==> flow/design.v <==
`timescale 1ns / 1ps
module ALU(
    input wire [3:0] opcode,
    input wire [31:0] operand_1,
    input wire [31:0] operand_2,
    output reg [31:0] ALU_result,
    output wire zero,
    input rst
    );
    parameter ADD=4'b0001, SUB=4'b0010, AND=4'b0011, OR=4'b0100, SLL=4'b0101, SRL=4'b0110, XOR=4'b0111, SLT=4'b0000, SRA=4'b1010, SLTU=4'b1011;
    wire [4:0] shift_amount = operand_2[4:0];
    always @* begin
        if (rst) begin
            ALU_result = 32'b0;
        end else begin
            case (opcode)
                ADD:  ALU_result = operand_1 + operand_2;
                SUB:  ALU_result = operand_1 - operand_2;
                AND:  ALU_result = operand_1 & operand_2;
                OR:   ALU_result = operand_1 | operand_2;
                SLL:  ALU_result = operand_1 << shift_amount;
                SRL:  ALU_result = operand_1 >> shift_amount;
                XOR:  ALU_result = operand_1 ^ operand_2;
                SRA:  ALU_result = $signed(operand_1) >>> shift_amount;
                SLT:  ALU_result = ($signed(operand_1) < $signed(operand_2)) ? 1 : 0;
                SLTU: ALU_result = (operand_1 < operand_2) ? 1 : 0;
                default: ALU_result = 32'b0;
            endcase
        end
    end
    assign zero = (ALU_result==0)? 1:0;                     
endmodule
`timescale 1ns / 1ps
module ALU_controller(
    input wire [2:0] funct3,
    input wire [6:0] funct7,
    input wire [1:0] ALU_op,
    input wire [6:0] opcode,   
    output reg [3:0] ALU_opcode
    );
    parameter ALU_ADD = 4'b0001;
    parameter ALU_SUB = 4'b0010;
    parameter ALU_AND = 4'b0011;
    parameter ALU_OR  = 4'b0100;
    parameter ALU_SLL = 4'b0101;
    parameter ALU_SRL = 4'b0110;
    parameter ALU_XOR = 4'b0111;
    parameter ALU_SLT = 4'b0000;
    parameter ALU_SRA = 4'b1010;  
    parameter ALU_SLTU= 4'b1011;  
    parameter R_TYPE = 7'b0110011;
    parameter I_TYPE = 7'b0010011;
    always @* begin
        case (ALU_op)
            2'b10: begin
                case (funct3)
                    3'b000:  
                        if (opcode == R_TYPE && funct7 == 7'b0100000) 
                            ALU_opcode = ALU_SUB;
                        else 
                            ALU_opcode = ALU_ADD;
                    3'b001:  
                        ALU_opcode = ALU_SLL;
                    3'b010:  
                        ALU_opcode = ALU_SLT;
                    3'b011:  
                        ALU_opcode = ALU_SLTU;  
                    3'b100:  
                        ALU_opcode = ALU_XOR;
                    3'b101:  
                        if (funct7[5] == 1'b1) 
                            ALU_opcode = ALU_SRA;  
                        else 
                            ALU_opcode = ALU_SRL;  
                    3'b110:  
                        ALU_opcode = ALU_OR;
                    3'b111:  
                        ALU_opcode = ALU_AND;
                    default: ALU_opcode = 4'b0000;  
                endcase
            end
            2'b01: begin
                ALU_opcode = ALU_SUB;
            end
            2'b00: begin
                ALU_opcode = ALU_ADD;
            end
            default: ALU_opcode = 4'b0000;  
        endcase
    end
endmodule
`timescale 1ns / 1ps
module CPU_controller(input [6:0]opcode,
                       output wire branch,
                       output wire mem_read,
                       output wire [1:0] ALU_op,
                       output wire  mem_write,
                       output wire ALU_src,
                       output wire  register_write,
                       output reg [1:0] writeback_src,
                       output wire jump,
                       output wire jalr_select,
                       output wire csr_read,
                       output wire alu_src1_is_pc,
                       output wire alu_src1_is_zero
    );
assign alu_src1_is_zero = (opcode == 7'b0110111);  
assign alu_src1_is_pc = (opcode == 7'b0010111);  
assign csr_read = (opcode == 7'b1110011);  
assign jalr_select = (opcode == 7'b1100111) ? 1:0;
assign jump = (opcode == 7'b1101111 || opcode == 7'b1100111) ? 1:0;
assign branch = (opcode == 7'b1100011) ? 1:0;
assign mem_read = (opcode == 7'b0000011)? 1:0;
always @* begin
    case (opcode)
        7'b0000011: writeback_src = 2'b01;  
        7'b1101111: writeback_src = 2'b10;  
        7'b1100111: writeback_src = 2'b10;  
        7'b1110011: writeback_src = 2'b11;  
        default:    writeback_src = 2'b00;  
    endcase
end
assign ALU_op = (opcode == 7'b0110011 || opcode == 7'b0010011) ? 2'b10 :
                (opcode == 7'b1100011) ? 2'b01 :
                2'b00;  
assign mem_write = (opcode == 7'b0100011)? 1:0;
assign ALU_src = (opcode == 7'b0110011 || opcode == 7'b1100011) ? 0 : 1;
wire is_r_type = (opcode == 7'b0110011);
wire is_i_type = (opcode == 7'b0010011) || (opcode == 7'b0000011) || (opcode == 7'b1100111);
wire is_u_type = (opcode == 7'b0110111) || (opcode == 7'b0010111);
wire is_j_type = (opcode == 7'b1101111);
wire is_csr_type = (opcode == 7'b1110011);
assign register_write = is_r_type || is_i_type || is_u_type || is_j_type || is_csr_type;
endmodule
`timescale 1ns / 1ps
module adder(
    input [31:0] inA,
    input [31:0] inB,
    output wire [31:0] out
    );
    assign out = inA + inB;
endmodule
`timescale 1ns / 1ps
module imm_gen(
    input wire [31:0] instruction, 
    output reg [31:0] IMM_value
    );
    wire [6:0] opcode;
    assign opcode = instruction[6:0];
    wire [31:0] stype_imm;
    wire [31:0] itype_imm;
    wire [31:0] btype_imm;
    wire [31:0] utype_imm;
    assign itype_imm = {{20{instruction[31]}},instruction[31:20]};
    assign stype_imm = {{20{instruction[31]}},instruction[31:25],instruction[11:7]};
    assign btype_imm = {{19{instruction[31]}}, instruction[7], instruction[30:25], instruction[11:8], 1'b0};
    assign utype_imm = {instruction[31:12], 12'h0};
    wire [20:0] j_imm_val = {instruction[31], instruction[19:12], instruction[20], instruction[30:21], 1'b0};
    parameter J=7'b1101111;
    parameter I_LOAD=7'b0000011;
    parameter I_ARITH=7'b0010011;
    parameter I_ARITH_SHIFT=7'b0010011; 
    parameter S=7'b0100011;
    parameter B=7'b1100011;
    parameter JALR=7'b1100111;
    parameter LUI=7'b0110111;
    parameter AUIPC=7'b0010111;
    always @* begin
        case (opcode)
            J:       IMM_value = {{11{j_imm_val[20]}}, j_imm_val};
            B:       IMM_value = btype_imm;
            S:       IMM_value = stype_imm;
            LUI:     IMM_value = utype_imm;
            AUIPC:   IMM_value = utype_imm;
            I_ARITH: begin
                if (instruction[14:12] == 3'b001 || instruction[14:12] == 3'b101) begin  
                    IMM_value = {{27{1'b0}}, instruction[24:20]};  
                end else begin
                    IMM_value = itype_imm;  
                end
            end
            I_LOAD:  IMM_value = itype_imm;  
            JALR:    IMM_value = itype_imm;  
            default: IMM_value = 32'b0;
        endcase
    end
endmodule
`timescale 1ns / 1ps
module multiplexor(
    input control,
    input [31:0] inA,
    input [31:0] inB,
    output wire [31:0] out
    );
   assign out = (control) ? inB: inA;
endmodule
`timescale 1ns / 1ps
module processor(
    input clock,
    input rst,
    input [31:0] instruction,
    output [31:0] current_PC, 
    output mem_read,
    output mem_write,
    output [31:0]  address,
    output [31:0] mem_write_data, 
    input [31:0] mem_read_data,
    output reg_write,
    output [4:0] rd,
    output reg [31:0] to_REG_WRITE_DATA
    );
    wire branch;
    wire [1:0] ALU_op;
    wire jump;
    wire jalr_select;
    wire [1:0] writeback_src;
    wire csr_read;
    wire alu_src1_is_pc;
    wire alu_src1_is_zero;
    wire [31:0] from_increment_adder;
    wire [31:0] from_branch_adder;
    wire [31:0] next_PC;
    wire PC_src_control;
    wire ALU_zero;
    wire ALU_src;
    wire [31:0] IMM_value;
    wire [31:0] rs1_value;
    wire [31:0] rs2_value;
    wire [31:0] csr_read_data;
    wire [31:0] PC_increment = 4;
    wire [31:0] from_ALU;
    assign address = from_ALU;
    assign PC_src_control = (branch && ALU_zero) || jump;
    CPU_controller CPU_control (.opcode(instruction[6:0]),
                                 .branch(branch),
                                 .mem_read(mem_read),
                                 .ALU_op(ALU_op),
                                 .mem_write(mem_write),
                                 .ALU_src(ALU_src),
                                 .register_write(reg_write),
                                 .writeback_src(writeback_src),
                                 .jump(jump),
                                 .jalr_select(jalr_select),
                                 .csr_read(csr_read),
                                 .alu_src1_is_pc(alu_src1_is_pc),
                                 .alu_src1_is_zero(alu_src1_is_zero)
                                    ); 
    program_counter PC (.next_PC(next_PC), .current_PC(current_PC), .clk(clock), .rst(rst));
    wire [31:0] next_PC_branch_src;
    wire [31:0] branch_adder_inA;
    multiplexor JALR_PC_source_select(.control(jalr_select),
                                      .inA(current_PC),
                                      .inB(rs1_value),
                                      .out(branch_adder_inA));
    adder branch_adder(.inA(branch_adder_inA),
                        .inB(IMM_value),
                        .out(from_branch_adder)
                        );
    assign next_PC_branch_src = from_branch_adder & 32'hFFFFFFFC;
    multiplexor PC_value(.control(PC_src_control),
                         .inA(from_increment_adder), 
                         .inB(next_PC_branch_src),
                         .out(next_PC));
    adder increment_adder(.inA(PC_increment),
                          .inB(current_PC),
                          .out(from_increment_adder)
                          );
    wire [31:0] operand_2;
    multiplexor ALU_operand_2 (.control(ALU_src),
                           .inA(rs2_value), 
                           .inB(IMM_value),
                           .out(operand_2)
                           );
    reg [31:0] alu_op1;
    always @* begin
        if (alu_src1_is_pc) begin
            alu_op1 = current_PC;
        end else if (alu_src1_is_zero) begin
            alu_op1 = 32'b0;
        end else begin
            alu_op1 = rs1_value;
        end
    end
    always @* begin
        case (writeback_src)
            2'b00:  to_REG_WRITE_DATA = from_ALU;            
            2'b01:  to_REG_WRITE_DATA = mem_read_data;       
            2'b10:  to_REG_WRITE_DATA = from_increment_adder;  
            2'b11:  to_REG_WRITE_DATA = csr_read ? csr_read_data : IMM_value;  
            default: to_REG_WRITE_DATA = 32'hdeadbeef;      
        endcase
    end
   wire [4:0] rs1;
   assign rs1 =  instruction[19:15];
   wire [4:0] rs2;
   assign rs2 =  instruction[24:20];
   assign rd =  instruction[11:7];
   wire [6:0] opcode;
   assign opcode = instruction[6:0];
   wire get_counter_wire = 0;
   wire [11:0] csr_addr = instruction[31:20];
   register_file RF (.rs1(rs1),
                     .rs2(rs2),
                     .rd(rd),
                     .rd_value(to_REG_WRITE_DATA),
                     .register_write(reg_write),    
                     .rs1_value(rs1_value),
                     .rs2_value(rs2_value),
                     .clk(clock), 
                     .rst(rst),
                     .get_counter(get_counter_wire),
                     .current_PC(current_PC),
                     .csr_read(csr_read),
                     .csr_addr(csr_addr),
                     .csr_read_data(csr_read_data));
   assign mem_write_data = rs2_value;
    imm_gen IMM (.instruction(instruction), .IMM_value(IMM_value));
    wire [3:0] ALU_opcode;
    ALU ALU_instance (.opcode(ALU_opcode),
                      .operand_1(alu_op1),
                      .operand_2(operand_2),
                      .ALU_result(from_ALU),
                       .zero(ALU_zero),
                       .rst(rst));    
    wire [2:0] funct3 = instruction[14:12];
    wire [6:0] funct7 = instruction[31:25];
    ALU_controller ALU_control (.funct3(funct3),
                                .funct7(funct7),
                                .ALU_op(ALU_op),
                                .opcode(opcode),
                                .ALU_opcode(ALU_opcode)
                                   );
endmodule
`timescale 1ns / 1ps
module program_counter(
    input [31:0] next_PC,
    output [31:0] current_PC,
    input clk,
    input rst
   );
    reg [31:0] inst_address = 32'h80000000;
    assign current_PC = inst_address;
    always @(posedge clk or posedge rst)
       if (rst) begin 
            inst_address <= 32'h80000000; 
       end
       else begin
            inst_address <= next_PC;
       end;
endmodule
`timescale 1ns / 1ps
module register_file(
    input wire [4:0] rs1,
    input wire [4:0] rs2,
    input wire [4:0] rd,
    input wire [31:0] rd_value,
    input register_write,    
    output [31:0] rs1_value,
    output [31:0] rs2_value,
    input  wire clk,
    input wire rst,
    input get_counter,
    input [31:0] current_PC,
    input csr_read,
    input [11:0] csr_addr,
    output reg [31:0] csr_read_data
    );
    reg [31:0] registers [31:0];
    integer i;
    parameter CSR_MHARTID = 12'hF14;
    reg [31:0] mhartid = 0;  
    always @* begin
        if (csr_read && (csr_addr == CSR_MHARTID)) begin
            csr_read_data = mhartid;
        end else begin
            csr_read_data = 32'h0;  
        end
    end
    assign rs1_value = registers[rs1];
    assign rs2_value = registers[rs2];
    always @(posedge clk or posedge rst) 
        if (rst) begin
            for (i=0; i<32; i=i+1) begin
                registers[i] <= 0;
            end
        end
        else if (register_write && (rd != 0)) begin
            if (get_counter) begin 
                registers[rd] <= current_PC+1;
            end
            else begin  
                registers[rd] <= rd_value;
            end 
        end
endmodule
From RTL to reports: processor

The steps from the RTL of processor to its reports follow in flow order.
Line numbers count from 1 in the design file above.
Cell names lack the library's common part.
A cell with - has no value.

Top module: processor
Clock input: clock
Library: sky130hd
Corner: tt_025C_1v80

Word-level counts

Counts by Yosys on the flattened word-level netlist (proc, flatten, opt, wreduce). Print and check cells are left out.

Clocked read ports x word width: 0
Bits in writable memories: 0
Bits in read-only memories: 0
Input bits: 66
Register bits after elaboration: 1056
Bits in latches: 0
Memory cells: 0

Bitwise operators: 3
Div/mod/pow operators: 0
Mux-type cells: 29
Eq/ne operators: 125
Add/sub/neg operators: 4
Multiply operators: 0
Reductions and logical operators: 59
Shift operators: 3
Order comparisons: 2

Operators with widths:

| cell                                   | number |
| case mux 32 bit (select 32 bit)        | 2 |
| case mux 32 bit (select 10 bit)        | 1 |
| 2-to-1 mux 32 bit                      | 8 |
| == test 5 bit with constant B          | 48 |
| case mux 32 bit (select 6 bit)         | 1 |
| case mux 32 bit (select 4 bit)         | 1 |
| == test 5 x 4 -> 1 bit with constant B | 24 |
| AND reduction 2 bit                    | 32 |
| adder 32 bit                           | 2 |
| less-than comparator 32 bit            | 2 |
| == test 5 x 3 -> 1 bit with constant B | 12 |
| adder 3 x 32 -> 32 bit with constant A | 1 |
| subtractor 32 bit                      | 1 |
| AND 32 bit                             | 1 |
| OR 32 bit                              | 1 |
| bitwise XOR 32 bit                     | 1 |
| << shifter 32 x 5 -> 32 bit            | 1 |
| >> shifter 32 x 5 -> 32 bit            | 1 |
| >>> shifter 32 x 5 -> 32 bit           | 1 |
| logical NOT 32 bit                     | 1 |
| case mux 4 bit (select 8 bit)          | 1 |
| == test 5 x 2 -> 1 bit with constant B | 6 |
| == test 7 x 6 -> 1 bit with constant B | 4 |
| == test 7 bit with constant B          | 4 |
| == test 4 x 3 -> 1 bit with constant B | 4 |
| == test 5 x 1 -> 1 bit with constant B | 3 |
| logical NOT 5 bit                      | 3 |
| == test 7 x 5 -> 1 bit with constant B | 2 |

Other operator kinds: 21; their cells: 56.

Logic depth

Longest topological path by Yosys (ltp), each cell counted once; first at word level (registers and memories cut), then after technology mapping (sequential cells cut; the memories' decode and read muxes count).

Word-level depth: 14
ABC_AREA: 0
Depth in mapped cells: 34

After synthesis

Source: synth_stat.txt of the flow (Yosys; design flattened, memories mapped). It holds for the ABC_AREA given above (unset counts as 0); a run with the other value may have another netlist.
Totals and module areas in this step are rounded.

Flip-flops: 1054
Cell area after synthesis: 65400 um^2
Buffer cells: 760
Cells in the netlist: 7920

Cell types:

| type      | number |
| dfrtp_1   | 1053 |
| o21ai_0   | 1098 |
| nand2_1   | 1437 |
| a22oi_1   | 537 |
| and3_1    | 375 |
| clkbuf_1  | 591 |
| ha_1      | 130 |
| nand3_1   | 321 |
| mux2i_1   | 131 |
| mux2_2    | 108 |
| nor2_1    | 319 |
| a21oi_1   | 215 |
| nand4_1   | 122 |
| a2111oi_0 | 86 |
| a221oi_1  | 70 |
| inv_1     | 137 |
| nor3_1    | 94 |
| buf_2     | 92 |

Not listed: further types 106, cells in them 1004.
By module: a second synthesis without flattening, with its own total; a netlist apart from the flattened one above.

Cells (unflattened synthesis): 8775
Area (unflattened synthesis): 72700 um^2

Rows give one instance, submodules left out.

Modules:

| module          | instances | area (um^2) | seq. area (um^2) | cells |
| register_file   | 1         | 54700       | 25600            | 6429 |
| ALU             | 1         | 9640        | 0.0              | 1414 |
| adder           | 2         | 1720        | 0.0              | 232 |
| multiplexor     | 3         | 544         | 0.0              | 36 |
| processor       | 1         | 1570        | 0.0              | 199 |
| program_counter | 1         | 806         | 802              | 33 |
| imm_gen         | 1         | 518         | 0.0              | 68 |
| CPU_controller  | 1         | 215         | 0.0              | 36 |
| ALU_controller  | 1         | 149         | 0.0              | 24 |

Timing after synthesis

Path of least setup slack by OpenSTA after synthesis, without wires, with an ideal clock, recovery checks aside; 20% of the period is set as input and as output delay. Where synthesis merged equal registers, the netlist keeps one of their names.

Path type: input -> output
From: in rst
To: out to_REG_WRITE_DATA[25]
Path delay: 36.141 ns
Input delay: 16.740 ns
Driving pins on the path: 8
Required time: 66.960 ns
Time at the first pin: 16.740 ns
Output delay: 16.740 ns
Setup slack: 14.079 ns
Arrival time: 52.881 ns
Period: 83.7 ns
Period reached after synthesis: 69.621 ns

"path delay" = arrival - input delay + setup time.
A path that ends at an output port has no setup time.
"driving pins on the path" counts driving pins, that of a launching flip-flop among them; a cell with two outputs on the path counts twice.
"period reached after synthesis" is the clock period less the worst setup slack; recovery checks do not enter. This is arithmetic on one report: input and output delays are still those of the set period (20% each).
The rows between start and end are the longest chain of elaborated cells between them; the timing report does not say that the signal goes this way. Where chains are equally long, one stands for them.
Each line given opens the expression or statement behind the cell; cells for indexed reads and writes are added by Yosys, which also makes memories of some case tables.

Cells stage by stage: clkbuf_1 > clkinv_1 > clkbuf_1 > o21ai_0 > inv_1 > o21ai_0 > clkbuf_1 > inv_1
Cells in the longest elaborated chain: 2
Elaborated cells between the ends (all ways): 2
Source lines of those cells: 2
Classes of those cells: 2 x mux

Ends and longest elaborated chain, post-synthesis:

| what                           | line | text |
| from (decl)                    | 200  | `input rst,` |
| 2-to-1 mux 32 bit              | 13   | `if (rst) begin` |
| case mux 32 bit (select 4 bit) | 285  | `case (writeback_src)` |
| to (decl)                      | 210  | `output reg [31:0] to_REG_WRITE_DATA` |

Some nets on the timed path still bear RTL names; the line given drives or declares the net.

Nets with RTL names, path post-synthesis:

| net         | line |
| address[25] | 13 |

Hand-over note for processor

Settings of 2 stored flow runs for module processor (sky130hd), not sorted in any way. The constraints put input and output delay at 20% of the set period each and load the outputs with 0.01 pF.
Among the settings, -- means not set for that run.

| name                               | run 1 | run 2 |
| period_ns                          | 101.0 | 80.8  |
| CORE_UTILIZATION                   | 44    | 61    |
| SETUP_SLACK_MARGIN                 | 5.0   | --    |
| PLACE_DENSITY_LB_ADDON             | 0.22  | 0.06  |
| CTS_CLUSTER_DIAMETER               | 377   | --    |
| MIN_ROUTING_LAYER                  | met2  | met1  |
| MAX_ROUTING_LAYER                  | met4  | met5  |
| CAP_MARGIN                         | 20    | 20    |
| CORE_MARGIN                        | 2     | 2     |
| SLEW_MARGIN                        | 20    | 20    |
| CORE_ASPECT_RATIO                  | --    | 0.66  |
| CELL_PAD_IN_SITES_GLOBAL_PLACEMENT | --    | 0     |
| ABC_AREA                           | --    | 0     |
| GPL_TIMING_DRIVEN                  | --    | 0     |

Run 1: no results, routing failed with GRT-0116
Run 2: no results, routing failed with GRT-0116

End of note.
